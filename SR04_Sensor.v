==> flow/design.v <==
`timescale 1ns / 1ps
module SR04_Sensor(
	input clk,   
	input reset,	 
	output reg UltraSonic_OutPulse,
	input UltraSonic_InPulse,
	output reg [31:0]echo_cnt
    );
reg [3:0]trigger_state = 4'd5;
reg [31:0]trigger_cnt = 0;
reg [31:0]timeout_cnt = 0;
reg [31:0]reset_cnt = 0;
always@(posedge clk)
begin
		case(trigger_state)
		5:
		begin
			if(reset_cnt == 32'd50000)
			begin
				trigger_state <= 4'd0;
				trigger_cnt <= 32'd0;
				UltraSonic_OutPulse <= 1'b0;
			end
			else reset_cnt <= reset_cnt + 1'b1;
		end
		0:
			begin
			trigger_state <= 4'd1;
			UltraSonic_OutPulse <= 1'b1;
			end 
		1:
			begin
				if(trigger_cnt >= 32'd500)
				begin
					UltraSonic_OutPulse <= 1'b0;
					trigger_cnt <= 32'd0;
					trigger_state <= 4'd3;
				end 
				else trigger_cnt <= trigger_cnt + 1'b1;
			end
		3:
		begin
			if(tick_r)
			begin
				trigger_state <= 4'd4;
			end 
			else if(trigger_cnt >= 32'd100000000)
				begin
					trigger_state <= 4'd0;
					trigger_cnt <= 32'd0;
				end 
			else trigger_cnt <= trigger_cnt + 1'b1;
		end 
		4:
		begin
			if(trigger_cnt >= 32'd1000000)
				begin
					trigger_state <= 4'd0;
					trigger_cnt <= 32'd0;
				end 
			else trigger_cnt <= trigger_cnt + 1'b1;
		end 
		endcase 
end
reg [3:0]echo_state = 4'd3;
reg [31:0]echo_trigger_cnt = 0;
reg [31:0]reset2_cnt = 0;
always@(posedge clk)
begin
		case(echo_state)
		3:
		begin
			if(reset2_cnt == 32'd50000)
			begin
				echo_state <= 4'd0;
				echo_trigger_cnt <= 31'd0;
			end
			else reset2_cnt <= reset2_cnt + 1'b1;
		end 
		0:
			begin
				if(UltraSonic_InPulse)
				begin
					echo_state <= 4'd1;
				end 
			end
		1:
		begin
				if(!UltraSonic_InPulse)
			begin
				echo_state <= 4'd2;
				echo_cnt <= echo_trigger_cnt;
			end 
			else echo_trigger_cnt <= echo_trigger_cnt + 1'b1;
		end 
		2:
		begin
			echo_state <= 4'd0;
			echo_trigger_cnt <= 32'd0;
		end 
		endcase 
end	
wire tick;
reg tick_r=0;
assign tick = (echo_state== 4'd2)? 1'b1: 1'b0;
always@(posedge clk)
begin
if(reset)
tick_r <= 1'b0;
else 
tick_r <= tick;
end 
endmodule
* Reports on SR04_Sensor
The steps from the RTL of SR04_Sensor to its reports follow in flow order.
Line numbers count from 1 in the design file above.
Operators carry their Yosys type and port widths (W data, S select, Z words).
Library cell names are shortened.
Not given: --
- Design top :: SR04_Sensor
- Clock input :: clk
- Cell library :: sky130hd
- Timing corner :: tt_025C_1v80

* Elaborated design
Counts by Yosys on the flattened word-level netlist (proc, flatten, opt, wreduce; memories kept). Register bits leave out memories and registers merged into their read ports (data or address). Print and check cells are left out. Cells with the same type and inputs are merged into one.
- Bits in registers :: 170
- Input bits :: 3
- Output and inout port bits :: 33
- Word-level cells :: 75
- Add/subtract/negate cells :: 4
- Magnitude comparators :: 3
- Equal/unequal tests :: 18
- Multiplexer cells :: 23
- Bitwise logic cells :: 3
- Reductions and logical operators :: 15
** Operator list (count)
- $mux W32 :: 7
- $add A32 B1 Y32 const B :: 4
- $pmux W32 S4 :: 1
- $pmux W32 S3 :: 1
- $eq A32 B16 Y1 const B :: 2
- $ge A32 B20 Y1 const B :: 1
- $ge A32 B27 Y1 const B :: 1
- $ge A32 B9 Y1 const B :: 1
- $mux W4 :: 8
- $pmux W4 S5 :: 1
- $ne A2 B2 Y1 const B :: 8
- $pmux W4 S4 :: 1
- $eq A4 B2 Y1 const B :: 3
- $reduce_and A3 Y1 :: 3
- $eq A4 B1 Y1 const B :: 2
- $eq A4 B3 Y1 const B :: 2
- $logic_not A4 Y1 :: 2
- $reduce_bool A4 Y1 :: 2
- $reduce_and A2 Y1 :: 3
- $reduce_bool A3 Y1 :: 2
- $reduce_and A5 Y1 :: 1
- $reduce_bool A5 Y1 :: 1
- $reduce_and A4 Y1 :: 1
- $not A1 Y1 :: 3
- $ne A3 B3 Y1 const B :: 1
- $pmux W1 S3 :: 1
- $mux W1 :: 3

* Logic depth
Longest topological path by Yosys (ltp), each cell counted once; first at word level (registers and memories cut), then after technology mapping (sequential cells cut; the memories' decode and read muxes count).
- Depth after elaboration :: 4
- ABC_AREA :: 0
- Mapped depth :: 7
- Gate-level depth less buffers :: 7

* Mapped cells and area
Source: synth_stat.txt of the flow (Yosys; design flattened, memories mapped). It holds for the ABC_AREA given above (unset counts as 0); a run with the other value may have another netlist.
** Cell types (count)
- edfxtp_1 :: 166
- xor2_1 :: 56
- xnor2_1 :: 51
- nor2_1 :: 70
- nand3_1 :: 45
- nand4_1 :: 34
- nand2_1 :: 41
- nor3_1 :: 25
- and3_1 :: 17
- and4_1 :: 12
- ha_1 :: 7
- nor4_1 :: 13
- inv_1 :: 19
- a21oi_1 :: 10
- o21ai_0 :: 10
- or3_1 :: 8
- clkbuf_1 :: 12
- nor2b_1 :: 5
Not listed: further types 29, cells in them 41.
- Cell count :: 642
- Chip area (Yosys) :: 0.0079764 mm^2
- Sequential area :: 0.0050048 mm^2
- Flip-flop cells :: 167
- Buffers :: 16

* Path before layout
Path of least setup slack by OpenSTA after synthesis, without wires, with an ideal clock, recovery checks aside; 20% of the period is set as input and as output delay. Where synthesis merged equal registers, the netlist keeps one of their names.
- Path kind :: register to register
- From :: register reset_cnt[21]
- To :: register trigger_cnt[0]
- Period :: 10.3 ns
- Launch time at the first pin :: 0.000 ns
- Arrival :: 6.824 ns
- Required time :: 9.706 ns
- Setup slack :: 2.881 ns
- Path delay :: 7.418 ns
- Stages :: 4
- Path buffers :: 0
- Synthesis period reached :: 7.419 ns
"path delay" = arrival - input delay + setup time.
"stages" counts driving pins, that of a launching flip-flop among them; a cell with two outputs on the path counts twice.
"synthesis period reached" = period - worst setup slack (recovery checks aside). The figure is calculated, with input and output delays left at 20% of the set period.
Between the ends stands the longest chain of elaborated cells between them, by number of cells; it is not shown to be the way that was timed. Of several equally long chains one is given.
A line is the first line of the expression or statement that the cell stems from. Yosys adds cells for indexed reads and writes and turns some case tables into memories.
A register here has more assigning lines than the two given.
The path ends at the enable pin of a flip-flop; only ways to that pin are counted.
- Cells stage by stage :: edfxtp_1 -> or4_1 -> o31a_1 -> a2111oi_0
- Length of the longest elaborated chain :: 3
- Elaborated cells between the ends (all ways) :: 3
- RTL lines with such cells :: 1
- Classes of those cells :: 2 x eq/ne; 1 x reduce/logical
** RTL lines, path after synthesis
- start: declaration :: line 12 : reg [31:0]reset_cnt = 0;
- start: assignment :: line 24 : else reset_cnt <= reset_cnt + 1'b1;
- $eq A32 B16 Y1 :: line 18 : if(reset_cnt == 32'd50000)
- $ne A2 B2 Y1
- $reduce_and A3 Y1
- end: assignment :: line 39 : else trigger_cnt <= trigger_cnt + 1'b1;
- end: assignment :: line 52 : else trigger_cnt <= trigger_cnt + 1'b1;
- end: declaration :: line 10 : reg [31:0]trigger_cnt = 0;

* Worst path after layout
Path of least setup slack in the final report of run 1 (OpenROAD, finished layout, wires in). Where an end is a register, its clock arrival counts in the times.
- Path kind :: register to register
- From :: register reset_cnt[0]
- To :: register trigger_state[0]
- Period :: 5.06 ns
- Launch time at the first pin :: 0.42 ns
- Arrival :: 2.89 ns
- Required time :: 5.16 ns
- Setup slack :: 2.27 ns
- Stages :: 9
- Path buffers :: 1
Between the ends stands the longest chain of elaborated cells between them, by number of cells; it is not shown to be the way that was timed. Of several equally long chains one is given.
A register here has more assigning lines than the two given.
The path ends at the enable pin of a flip-flop; only ways to that pin are counted.
- Cells stage by stage :: edfxtp_1 -> inv_1 -> ha_1 -> nor4b_1 -> nand4_1 -> o31a_1 -> buf_4 -> or4_1 -> a31oi_1
- Length of the longest elaborated chain :: 3
- Elaborated cells between the ends (all ways) :: 3
- RTL lines with such cells :: 1
- Classes of those cells :: 2 x eq/ne; 1 x reduce/logical
** RTL lines, path after layout
- start: declaration :: line 12 : reg [31:0]reset_cnt = 0;
- start: assignment :: line 24 : else reset_cnt <= reset_cnt + 1'b1;
- $eq A32 B16 Y1 :: line 18 : if(reset_cnt == 32'd50000)
- $ne A2 B2 Y1
- $reduce_and A5 Y1
- end: assignment :: line 20 : trigger_state <= 4'd0;
- end: assignment :: line 28 : trigger_state <= 4'd1;
- end: declaration :: line 9 : reg [3:0]trigger_state = 4'd5;

2 stored runs of SR04_Sensor in the flow (synthesis by Yosys, layout by OpenROAD, sky130hd cells), in arbitrary order. Constraints: input delay and output delay 20% of the set period each, output load 0.01 pF.
"clock period achieved" means the clock period less the worst setup slack. The figure is calculated, with input and output delays left at 20% of the set period.
By "power" is meant OpenSTA's value without simulated activity: inputs other than the clock are taken to toggle once in ten clock periods, and the tool carries that through the logic.

* Run 1
** Files
==> flow/run.sh <==
#!/bin/bash
# the make line also repeats the synthesis and layout settings of config.mk as NAME=value (left out here)
make -C /OpenROAD-flow-scripts/flow DESIGN_CONFIG=/design/flow/config.mk WORK_HOME=/design/flow/orfs CLKGATE_MAP_FILE= finish
==> flow/config.mk <==
export PLATFORM = sky130hd
export DESIGN_NAME = SR04_Sensor
export DESIGN_NICKNAME = SR04_Sensor
export VERILOG_FILES = /design/flow/design.v
export SDC_FILE = /design/flow/constraint.sdc
export NUM_CORES = 4
export LEC_CHECK = 0
export CAP_MARGIN = 20
export CORE_ASPECT_RATIO = 0.63
export CORE_MARGIN = 2
export CORE_UTILIZATION = 34
export GPL_TIMING_DRIVEN = 1
export PLACE_DENSITY_LB_ADDON = 0.05
export SETUP_SLACK_MARGIN = 0.74
export SLEW_MARGIN = 20
export TNS_END_PERCENT = 20
==> flow/constraint.sdc <==
create_clock -name core_clock -period 5.06 [get_ports {clk}]
set_input_delay 1.0120 -clock core_clock [delete_from_list [all_inputs] [get_ports {clk}]]
set_output_delay 1.0120 -clock core_clock [all_outputs]
set_load 0.01 [all_outputs]
** Results
- Power :: 5,081 µW
- Total negative slack :: 0.000 ns
- Clock period achieved :: 2.791 ns
- Die area :: 0.0247335 mm^2
- Worst hold slack in the final report :: 0.475 ns
- Standard-cell area of the final layout :: 0.0093002 mm^2
- Mapped cell area after synthesis :: 0.0079764 mm^2
- Setup slack of the critical path :: 2.269 ns

* Run 2
** Files
==> flow/run.sh <==
#!/bin/bash
# the make line also repeats the synthesis and layout settings of config.mk as NAME=value (left out here)
make -C /OpenROAD-flow-scripts/flow DESIGN_CONFIG=/design/flow/config.mk WORK_HOME=/design/flow/orfs CLKGATE_MAP_FILE= finish
==> flow/config.mk <==
export PLATFORM = sky130hd
export DESIGN_NAME = SR04_Sensor
export DESIGN_NICKNAME = SR04_Sensor
export VERILOG_FILES = /design/flow/design.v
export SDC_FILE = /design/flow/constraint.sdc
export NUM_CORES = 4
export LEC_CHECK = 0
export CAP_MARGIN = 20
export CORE_MARGIN = 2
export CORE_UTILIZATION = 31
export SLEW_MARGIN = 20
==> flow/constraint.sdc <==
create_clock -name core_clock -period 8.58 [get_ports {clk}]
set_input_delay 1.7160 -clock core_clock [delete_from_list [all_inputs] [get_ports {clk}]]
set_output_delay 1.7160 -clock core_clock [all_outputs]
set_load 0.01 [all_outputs]
** Results
- Power :: 3,041 µW
- Clock period achieved :: 3.086 ns
- Worst hold slack in the final report :: 0.464 ns
- Mapped cell area after synthesis :: 0.0079764 mm^2
- Total negative slack :: 0.000 ns
- Die area :: 0.027029 mm^2
- Standard-cell area of the final layout :: 0.0093928 mm^2
- Setup slack of the critical path :: 5.494 ns
